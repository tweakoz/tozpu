==> flow/design.v <==
`timescale 1us/1us
module tweakram (
clk         ,  
address     ,  
data        ,  
cs          ,  
we          ,  
oe             
); 
parameter DATA_WIDTH = 8 ;
parameter ADDR_WIDTH = 4 ;
parameter RAM_DEPTH = 1 << ADDR_WIDTH;
reg [0:4] i;
input                                     clk          ;
input [ADDR_WIDTH-1:0] address ;
input                                     cs           ;
input                                     we          ;
input                                     oe           ; 
inout [DATA_WIDTH-1:0]  data       ;
reg [DATA_WIDTH-1:0]   data_out = 8'hff;
reg [DATA_WIDTH-1:0] mem [0:RAM_DEPTH-1];
assign data = (cs && oe && !we) ? data_out : 8'bz; 
always @ (posedge clk)
begin : MEM_WRITE
   if ( cs && we ) begin
       mem[address] = data;
   end
end
always @ (posedge clk)
begin : MEM_READ
    if (cs && !we && oe) begin
         data_out = mem[address];
    end
end
initial
	begin
		for( i=0; i<RAM_DEPTH; i=i+1 )
			begin
				mem[i] = 0;
			end
		mem[1] = 8'h10;
		mem[2] = 8'h01;
		mem[3] = 8'h11;
		mem[4] = 8'h02;
		mem[5] = 8'h40;
		mem[6] = 8'h22;
		mem[7] = 8'h08;
	end
endmodule  
# ---- Step by step through the tools: tweakram
# Tool output for the design above, in the order of the flow.
# Line numbers count from 1 in the design file above.
# Operators: Yosys type, input widths -> output width; for muxes data width and select width s.
# Cell names lack the library's common part.
# The mark -- stands for no value.
dict set report inputs {
  design {tweakram}
  clock {clk}
  cell_library {sky130hd}
  pvt_corner {tt_025C_1v80}
}

# ---- Word-level counts
# Counts by Yosys on the flattened word-level netlist (proc, flatten, opt, wreduce; memories kept). Register bits leave out memories and registers merged into their read ports (data or address); mux counts leave out enables and synchronous resets folded into registers. Print and check cells are left out. Cells with the same type and inputs are merged into one.
# Yosys's memory passes give these memory sizes; they may raise the number of words (mostly to a power of two), join words into wider ones and drop unused or constant bits.
dict set report op_classes {
  add_sub_neg 0
  n_mul 0
  div 0
  n_cmp 0
  equal 0
  shifts 0
  muxes 4
  logic 0
  n_reduce_logical 6
}
# operator count
set ops {}
lappend ops {{$mux 8} 2}
lappend ops {{$logic_and 1x1->1} 5}
lappend ops {{$mux 4} 1}
lappend ops {{$logic_not 1->1} 1}
lappend ops {{$mux 1} 1}
dict set report word_totals {
  reg_bits 0
  latch_bits 0
  ram_bits 128
  mem_bits_ro 0
  clocked_rd_ports_x_width 8
  memories 1
  in_bits 8
  out_inout_bits 8
  wordCells 11
}
# name words word_bits read_ports wr line
set memory_table {}
lappend memory_table {mem 16 8 1 1 21} ;# reg [DATA_WIDTH-1:0] mem [0:RAM_DEPTH-1];

# ---- Logic depth
# Longest topological path by Yosys (ltp), each cell counted once; first at word level (registers and memories cut), then after technology mapping (sequential cells cut; the memories' decode and read muxes count).
dict set report logic_depth {
  word_depth 4
  ABC_AREA 0
  mapped_depth 5
  depth_no_buf 3
}

# ---- Synthesis result
# The flow's flattened synthesis, as Yosys stat reports it; memories are mapped. The netlist is that of the ABC_AREA named above (0 if unset); the other value can give another one.
# type count area_total_um2
set by_type {}
lappend by_type {edfxtp_1 136 4.08E+03}
lappend by_type {mux4_1 16 420.403}
lappend by_type {mux4_2 16 360.346}
lappend by_type {a22oi_1 16 120.115}
lappend by_type {nor2_1 13 48.797}
lappend by_type {nand2_1 10 37.536}
lappend by_type {buf_6 2 22.522}
lappend by_type {clkbuf_1 6 22.522}
lappend by_type {nor3_1 4 20.019}
lappend by_type {nand4b_1 2 17.517}
lappend by_type {buf_8 1 15.014}
lappend by_type {nand2b_1 2 12.512}
lappend by_type {nor2b_1 2 12.512}
lappend by_type {buf_2 2 10.01}
lappend by_type {and3b_1 1 8.758}
lappend by_type {buf_1 2 7.507}
lappend by_type {and2_1 1 6.256}
lappend by_type {nand4_1 1 6.256}
lappend by_type {or3_1 1 6.256}
dict set report synth_totals {
  cells 234
  mapped_area_um2 5238.8
  sequential_area_um2 4083.9
  ff_cells 136
  buffers 13
}

# ---- Worst setup path after synthesis
# Source: OpenSTA report_checks on the synthesized netlist (no wires, ideal clock, input and output delay 20% of the period each), path of least setup slack; recovery checks are left aside. Register names are those of the netlist, which keeps one name where synthesis merged equal registers.
dict set report synth_timing {
  path_kind {input -> register}
  start {in address[0]}
  end {mem mem[0][0]}
  clock_period_ps 2920
  in_delay_ps 584
  setup_ps 383
  launch_ps 584
  t_arrival_ps 1923
  required_time_ps 2537
  slack_ps 614
  delay_ps 1722
  path_stages 4
  n_path_buf 2
  synth_period_reached_ps 2306
}
# "delay_ps" is the arrival time less input delay plus setup time.
# "path_stages": output pins that drive a net of the path, with the launching flip-flop's if there is one; two outputs of one cell count as two.
# "synth_period_reached_ps" = period - worst setup slack (recovery checks aside). The figure is calculated, with input and output delays left at 20% of the set period.
# Between the ends stands the longest chain of elaborated cells between them, by number of cells; it is not shown to be the way that was timed. Of several equally long chains one is given.
# Each line given opens the expression or statement behind the cell; cells for indexed reads and writes are added by Yosys, which also makes memories of some case tables.
dict set report synth_via {
  cell_sequence {buf_6 -> buf_2 -> or3_1 -> nor3_1}
  elab_chain_cells 1
  cells_between 1
  lines_between 1
  classes_between {mux (1)}
}
# element line
set synth_lines {}
lappend synth_lines {{start, declared} 15} ;# input [ADDR_WIDTH-1:0] address ;
lappend synth_lines {{$mux 4} 25} ;# if ( cs && we ) begin
lappend synth_lines {{end, declared} 21} ;# reg [DATA_WIDTH-1:0] mem [0:RAM_DEPTH-1];

# ---- Path in the finished layout
# Path of least setup slack in the final report of job 1 (OpenROAD, finished layout, wires in). Where an end is a register, its clock arrival counts in the times.
# The path's times are printed in steps of 10 ps; the period is the one set.
dict set report layout_timing {
  path_kind {input -> register}
  start {in address[1]}
  end {reg (name not given)}
  clock_period_ps 2920
  in_delay_ps 580
  setup_ps 250
  launch_ps 580
  t_arrival_ps 2290
  required_time_ps 3080
  slack_ps 780
  path_stages 5
  n_path_buf 2
}
dict set report layout_via {
  cell_sequence {clkdlybuf4s50_1 -> buf_4 -> mux4_1 -> a22oi_1 -> nand2_1}
}
# element line
set layout_lines {}
lappend layout_lines {{start, declared} 15} ;# input [ADDR_WIDTH-1:0] address ;
# Chain of elaborated cells between the ends: none given.

; Record of 2 stored runs of the RTL-to-layout flow on tweakram, platform sky130hd. The runs are unordered. Constraints: input delay and output delay 20% of the set period each, output load 0.01 pF.
; By "power.total_mw" is meant OpenSTA's value without simulated activity: inputs other than the clock are taken to toggle once in ten clock periods, and the tool carries that through the logic.

[job 1: settings]
period_ns = 2.92
CAP_MARGIN = 20
CORE_MARGIN = 2
CORE_UTILIZATION = 40
SLEW_MARGIN = 20
[job 1: results]
yosys.chip_area_um2 = 5238.8
timing.hold.ws_ps = 260
setupTns_ps = 0
layout_utilization_pct = 49.2
power.total_mw = 4.511
design.die.area_um2 = 14028.0
setup_ws_ps = 781

[job 2: settings]
period_ns = 1.53
CORE_UTILIZATION = 49
SETUP_SLACK_MARGIN = 0.38
PLACE_DENSITY = 0.44
CORE_ASPECT_RATIO = 1.04
CORE_MARGIN = 8
CELL_PAD_IN_SITES_GLOBAL_PLACEMENT = 3
CELL_PAD_IN_SITES_DETAIL_PLACEMENT = 1
ABC_AREA = 0
CTS_CLUSTER_SIZE = 40
CTS_CLUSTER_DIAMETER = 313
MIN_ROUTING_LAYER = met1
CAP_MARGIN = 20
SLEW_MARGIN = 20
[job 2: results]
setup_ws_ps = 35
yosys.chip_area_um2 = 5238.8
design.die.area_um2 = 14256.4
timing.hold.ws_ps = -123
power.total_mw = 8.914
layout_utilization_pct = 67.6
setupTns_ps = 0
